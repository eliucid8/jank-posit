==> flow/design.v <==
module double_dabble #(
    parameter WIDTH_IN = 16
) (
    output[4*(WIDTH_IN+2)/3 - 1:0] bcd,
    output done,
    input[WIDTH_IN - 1:0] bin,
    input clock,
    input reset
);
    localparam 
        NUM_DIGITS = (WIDTH_IN+2)/3,
        BCD_BITS = NUM_DIGITS * 4,
        SCRATCH_WIDTH = WIDTH_IN + BCD_BITS;
    reg[SCRATCH_WIDTH-1:0] scratch = 0;
    reg[$clog2(WIDTH_IN):0] cycle_count = 0;
    wire[BCD_BITS-1:0] next_digits;
    genvar i;
    generate
        for(i = 0; i < NUM_DIGITS; i = i + 1) begin
            add3 a0(.out(next_digits[4*(i+1)-1:4*i]), .in(scratch[WIDTH_IN+4*(i+1)-1:WIDTH_IN+4*i]));
        end
    endgenerate
    always @(posedge clock) begin
        if(reset) begin
            scratch <= {{BCD_BITS{1'b0}}, bin};
            cycle_count <= 0;
        end else begin
            if(cycle_count < WIDTH_IN) begin
                scratch <= {next_digits[BCD_BITS-2:0], scratch[WIDTH_IN-1:0], 1'b0};
                cycle_count <= cycle_count + 1;
            end
        end
    end
    assign bcd = scratch[SCRATCH_WIDTH-1:WIDTH_IN];
    assign done = cycle_count==WIDTH_IN;
endmodule
module double_dabble16(
    output[19:0] bcd,
    output done,
    input[15:0] bin,
    input clock,
    input reset
);
    localparam 
        WIDTH_IN = 16,
        SCRATCH_WIDTH = 36,
        BCD_BITS = 20,
        NUM_DIGITS = 5;
    reg[SCRATCH_WIDTH-1:0] scratch = 0;
    reg[$clog2(WIDTH_IN):0] cycle_count = 0;
    wire[BCD_BITS-1:0] next_digits;
    genvar i;
    generate
        for(i = 0; i < NUM_DIGITS; i = i + 1) begin
            add3 a0(.out(next_digits[4*(i+1)-1:4*i]), .in(scratch[WIDTH_IN+4*(i+1)-1:WIDTH_IN+4*i]));
        end
    endgenerate
    always @(posedge clock) begin
        if(reset) begin
            scratch <= {{BCD_BITS{1'b0}}, bin};
            cycle_count <= 0;
        end else begin
            if(cycle_count < WIDTH_IN) begin
                scratch <= {next_digits[BCD_BITS-2:0], scratch[WIDTH_IN-1:0], 1'b0};
                cycle_count <= cycle_count + 1;
            end
        end
    end
    assign bcd = scratch[SCRATCH_WIDTH-1:WIDTH_IN];
    assign done = cycle_count==WIDTH_IN;
endmodule
module add3(
    output[3:0] out,
    input[3:0] in
);
    assign out = (in >= 5) ? in + 3 : in;
endmodule
Tool chain data of double_dabble16
What the tools print for double_dabble16, step after step.
Line numbers count from 1 in the design file above.
Not given: -
- top: double_dabble16
- clock input: clock
- cell library: sky130hd
- library corner: tt_025C_1v80

Word level
Counts by Yosys on the flattened word-level netlist (proc, flatten, opt, wreduce; memories kept). Register bits leave out memories and registers merged into their read ports (data or address). Print and check cells are left out. Cells with the same type and inputs are merged into one.
- input port bits: 18
- noted cells after elaboration: 24
- register bits after elaboration at 41
- equality and inequality tests: 1
- mux-type cells: 7
- reduce/logical cells at 1
- $lt $le $gt $ge at 6
- add/subtract/negate cells: 6
- operators by type and width (cell ; number):
    2-to-1 mux 16 bit ; 2
    >= comparator 4 x 3 -> 1 bit (second input constant) ; 5
    adder 4 x 2 -> 4 bit (second input constant) ; 4
    2-to-1 mux 4 bit ; 4
    adder 5 x 1 -> 5 bit (second input constant) ; 1
    < comparator 5 bit (second input constant) ; 1
    equality test 5 bit (second input constant) ; 1
    adder 3 x 2 -> 3 bit (second input constant) ; 1
    2-to-1 mux 3 bit ; 1
    nonzero test 2 bit ; 1

Logic depth
Depth = most cells in a row (Yosys ltp): at word level without a register or memory, in the mapped netlist without a sequential cell, where the memories' decode and read muxes count.
- depth in word-level cells at 3
- noted ABC_AREA: 0
- gate-level depth with buffers: 6
- noted mapped depth without buffers: 6

After synthesis
The flow's flattened synthesis, as Yosys stat reports it; memories are mapped. The netlist is that of the ABC_AREA named above (0 if unset); the other value can give another one.
- cell types (cell ; number ; total area (um2)):
    sky130_fd_sc_hd__dfxtp_1 ; 25 ; 500.48
    sky130_fd_sc_hd__edfxtp_1 ; 16 ; 480.461
    sky130_fd_sc_hd__mux2_2 ; 15 ; 168.912
    sky130_fd_sc_hd__buf_4 ; 20 ; 150.144
    sky130_fd_sc_hd__ha_1 ; 12 ; 150.144
    sky130_fd_sc_hd__nand2_1 ; 18 ; 67.565
    sky130_fd_sc_hd__o211ai_1 ; 8 ; 60.058
    sky130_fd_sc_hd__or4_1 ; 8 ; 60.058
    sky130_fd_sc_hd__a21oi_1 ; 11 ; 55.053
    sky130_fd_sc_hd__inv_1 ; 13 ; 48.797
    sky130_fd_sc_hd__a211oi_1 ; 6 ; 45.043
    sky130_fd_sc_hd__nand3b_1 ; 6 ; 45.043
    sky130_fd_sc_hd__nor2_1 ; 12 ; 45.043
    sky130_fd_sc_hd__o21ai_0 ; 9 ; 45.043
    sky130_fd_sc_hd__nand2b_1 ; 7 ; 43.792
    sky130_fd_sc_hd__nor3_1 ; 8 ; 40.038
    sky130_fd_sc_hd__buf_2 ; 7 ; 35.034
    sky130_fd_sc_hd__mux2i_1 ; 3 ; 30.029
Not listed: further types 15, cells in them 22.
- standard cells after synthesis: 226
- noted sequential part of the area: 980.9 um2
- buffers at 31
- noted mapped area: 2252.2 um2
- flip-flop cells at 41
The figures by module come from a second, unflattened synthesis with its own total; it is not the netlist above.
- noted cells (unflattened synthesis): 223
- area (unflattened synthesis): 2363.5 um2
Rows give one instance, submodules left out.
- by module (module ; cells ; seq. area (um2) ; times used ; area (um2)):
    double_dabble16 ; 143 ; 980.9 ; 1 ; 1856.8
    add3 ; 16 ; 0.0 ; 5 ; 101.3

Worst setup path after synthesis
Path of least setup slack by OpenSTA after synthesis, without wires, with an ideal clock, recovery checks aside; 20% of the period is set as input and as output delay. Where synthesis merged equal registers, the netlist keeps one of their names.
- kind: input to register
- start: input reset
- end: register scratch[0]
- path slack: 0.402 ns
- stages on the path: 3
- buffers on the path: 2
- noted setup time: 0.375 ns
- noted path delay: 1.230 ns
- noted data arrival time: 1.263 ns
- clock period: 2.04 ns
- time at the first pin: 0.408 ns
- data required time at 1.665 ns
- noted external input delay: 0.408 ns
- synthesis period reached at 1.638 ns
"path delay" = arrival - input delay + setup time.
"stages on the path": output pins that drive a net of the path, with the launching flip-flop's if there is one; two outputs of one cell count as two.
"synthesis period reached" is the clock period less the worst setup slack; recovery checks do not enter. This is arithmetic on one report: input and output delays are still those of the set period (20% each).
Between the ends stands the longest chain of elaborated cells between them, by number of cells; it is not shown to be the way that was timed. Of several equally long chains one is given.
Each line given opens the expression or statement behind the cell; cells for indexed reads and writes are added by Yosys, which also makes memories of some case tables.
The path ends at the enable pin of a flip-flop; only ways to that pin are counted.
- cell sequence: sky130_fd_sc_hd__buf_6 sky130_fd_sc_hd__clkbuf_1 sky130_fd_sc_hd__nand2b_1
- cells in the longest elaborated chain at 1
- noted elaborated cells between the ends (all ways): 1
- those cells by class: 1 x reduce/logical
- RTL lines, path after synthesis (element ; RTL line ; text):
    from (decl) ; 42 ; input reset
    nonzero test 2 bit ; - ;
    to (assign) ; 60 ; scratch <= {{BCD_BITS{1'b0}}, bin};
    to (assign) ; 64 ; scratch <= {next_digits[BCD_BITS-2:0], scratch[WIDTH_IN-1:0], 1'b0};
    to (decl) ; 49 ; reg[SCRATCH_WIDTH-1:0] scratch = 0;

Path in the finished layout
From the final timing report of entry A: the path of least setup slack in the routed layout; clock arrival at registers is part of the times.
- kind: register to register
- start: register scratch[20]
- end: register scratch[22]
- noted data arrival time: 1.57 ns
- time at the first pin: 0.29 ns
- buffers on the path: 1
- stages on the path: 8
- noted setup time: 0.08 ns
- path slack: -0.20 ns
- data required time at 1.38 ns
- clock period: 1.17 ns
Between the ends stands the longest chain of elaborated cells between them, by number of cells; it is not shown to be the way that was timed. Of several equally long chains one is given.
- cell sequence: sky130_fd_sc_hd__dfxtp_4 sky130_fd_sc_hd__buf_6 sky130_fd_sc_hd__inv_4 sky130_fd_sc_hd__ha_4 sky130_fd_sc_hd__nand2b_4 sky130_fd_sc_hd__a21oi_4 sky130_fd_sc_hd__or4_1 sky130_fd_sc_hd__o211ai_1
- cells in the longest elaborated chain at 2
- noted elaborated cells between the ends (all ways): 3
- those cells by class: 1 x add/sub; 1 x compare; 1 x mux
- RTL lines, path post-layout (element ; RTL line ; text):
    from (decl) ; 49 ; reg[SCRATCH_WIDTH-1:0] scratch = 0;
    from (assign) ; 60 ; scratch <= {{BCD_BITS{1'b0}}, bin};
    from (assign) ; 64 ; scratch <= {next_digits[BCD_BITS-2:0], scratch[WIDTH_IN-1:0], 1'b0};
    adder 4 x 2 -> 4 bit ; 76 ; assign out = (in >= 5) ? in + 3 : in;
    2-to-1 mux 4 bit ; 76 ;
    to (assign) ; 60 ;
    to (assign) ; 64 ;
    to (decl) ; 49 ;

Hand-over note for double_dabble16

Flow measurements of double_dabble16 on sky130hd: 2 stored runs with different settings, listed in no order. Input and output delays are each 20% of the period that was set; the output load is 0.01 pF.
"period achieved" = clock period - worst setup slack. The figure is calculated, with input and output delays left at 20% of the set period.
"worst setup path time" means the part of the period allowed to the worst setup path (the constraints hold back 20% at inputs and 20% at outputs) less its slack; where the path has registers, the arrival times of their clocks count too.
"power": no workload was simulated; the value follows from the tool's default switching activity.

Entry A

==> flow/run.sh <==
#!/bin/bash
# the make line also repeats the synthesis and layout settings of config.mk as NAME=value (left out here)
make -C /OpenROAD-flow-scripts/flow DESIGN_CONFIG=/design/flow/config.mk WORK_HOME=/design/flow/orfs CLKGATE_MAP_FILE= finish
==> flow/config.mk <==
export PLATFORM = sky130hd
export DESIGN_NAME = double_dabble16
export DESIGN_NICKNAME = double_dabble16
export VERILOG_FILES = /design/flow/design.v
export SDC_FILE = /design/flow/constraint.sdc
export NUM_CORES = 4
export LEC_CHECK = 0
export CAP_MARGIN = 20
export CORE_ASPECT_RATIO = 1.37
export CORE_MARGIN = 2
export CORE_UTILIZATION = 16
export CTS_CLUSTER_DIAMETER = 44
export CTS_CLUSTER_SIZE = 58
export PLACE_DENSITY_LB_ADDON = 0.05
export SLEW_MARGIN = 20
export TNS_END_PERCENT = 100
==> flow/constraint.sdc <==
create_clock -name core_clock -period 1.17 [get_ports {clock}]
set_input_delay 0.2340 -clock core_clock [delete_from_list [all_inputs] [get_ports {clock}]]
set_output_delay 0.2340 -clock core_clock [all_outputs]
set_load 0.01 [all_outputs]

Measured in entry A:
- noted the setup slack of the worst path: -0.196 ns
- noted the mapped cell area after synthesis: 2252.2 um2
- noted the worst setup path time: 1.37 ns
- worst path kind: register to register
- noted the final design utilization: 0.276
- noted the standard-cell area after routing: 3786.1 um2
- noted the worst hold slack after layout: 0.348 ns
- power at 3.512 mW
- total negative slack: -1.883 ns
- period achieved: 1.366 ns
- noted the total die area: 15052.3 um2

Entry B

==> flow/run.sh <==
#!/bin/bash
# the make line also repeats the synthesis and layout settings of config.mk as NAME=value (left out here)
make -C /OpenROAD-flow-scripts/flow DESIGN_CONFIG=/design/flow/config.mk WORK_HOME=/design/flow/orfs CLKGATE_MAP_FILE= finish
==> flow/config.mk <==
export PLATFORM = sky130hd
export DESIGN_NAME = double_dabble16
export DESIGN_NICKNAME = double_dabble16
export VERILOG_FILES = /design/flow/design.v
export SDC_FILE = /design/flow/constraint.sdc
export NUM_CORES = 4
export LEC_CHECK = 0
export ABC_AREA = 0
export CAP_MARGIN = 20
export CELL_PAD_IN_SITES_GLOBAL_PLACEMENT = 1
export CORE_MARGIN = 2
export CORE_UTILIZATION = 67
export CTS_CLUSTER_DIAMETER = 114
export CTS_CLUSTER_SIZE = 86
export MAX_ROUTING_LAYER = met5
export MIN_ROUTING_LAYER = met2
export PLACE_DENSITY_LB_ADDON = 0.08
export SETUP_SLACK_MARGIN = 0.13
export SLEW_MARGIN = 20
==> flow/constraint.sdc <==
create_clock -name core_clock -period 1.17 [get_ports {clock}]
set_input_delay 0.2340 -clock core_clock [delete_from_list [all_inputs] [get_ports {clock}]]
set_output_delay 0.2340 -clock core_clock [all_outputs]
set_load 0.01 [all_outputs]

Entry B: stopped before the end: placement reported FLW-0024.

End of note.
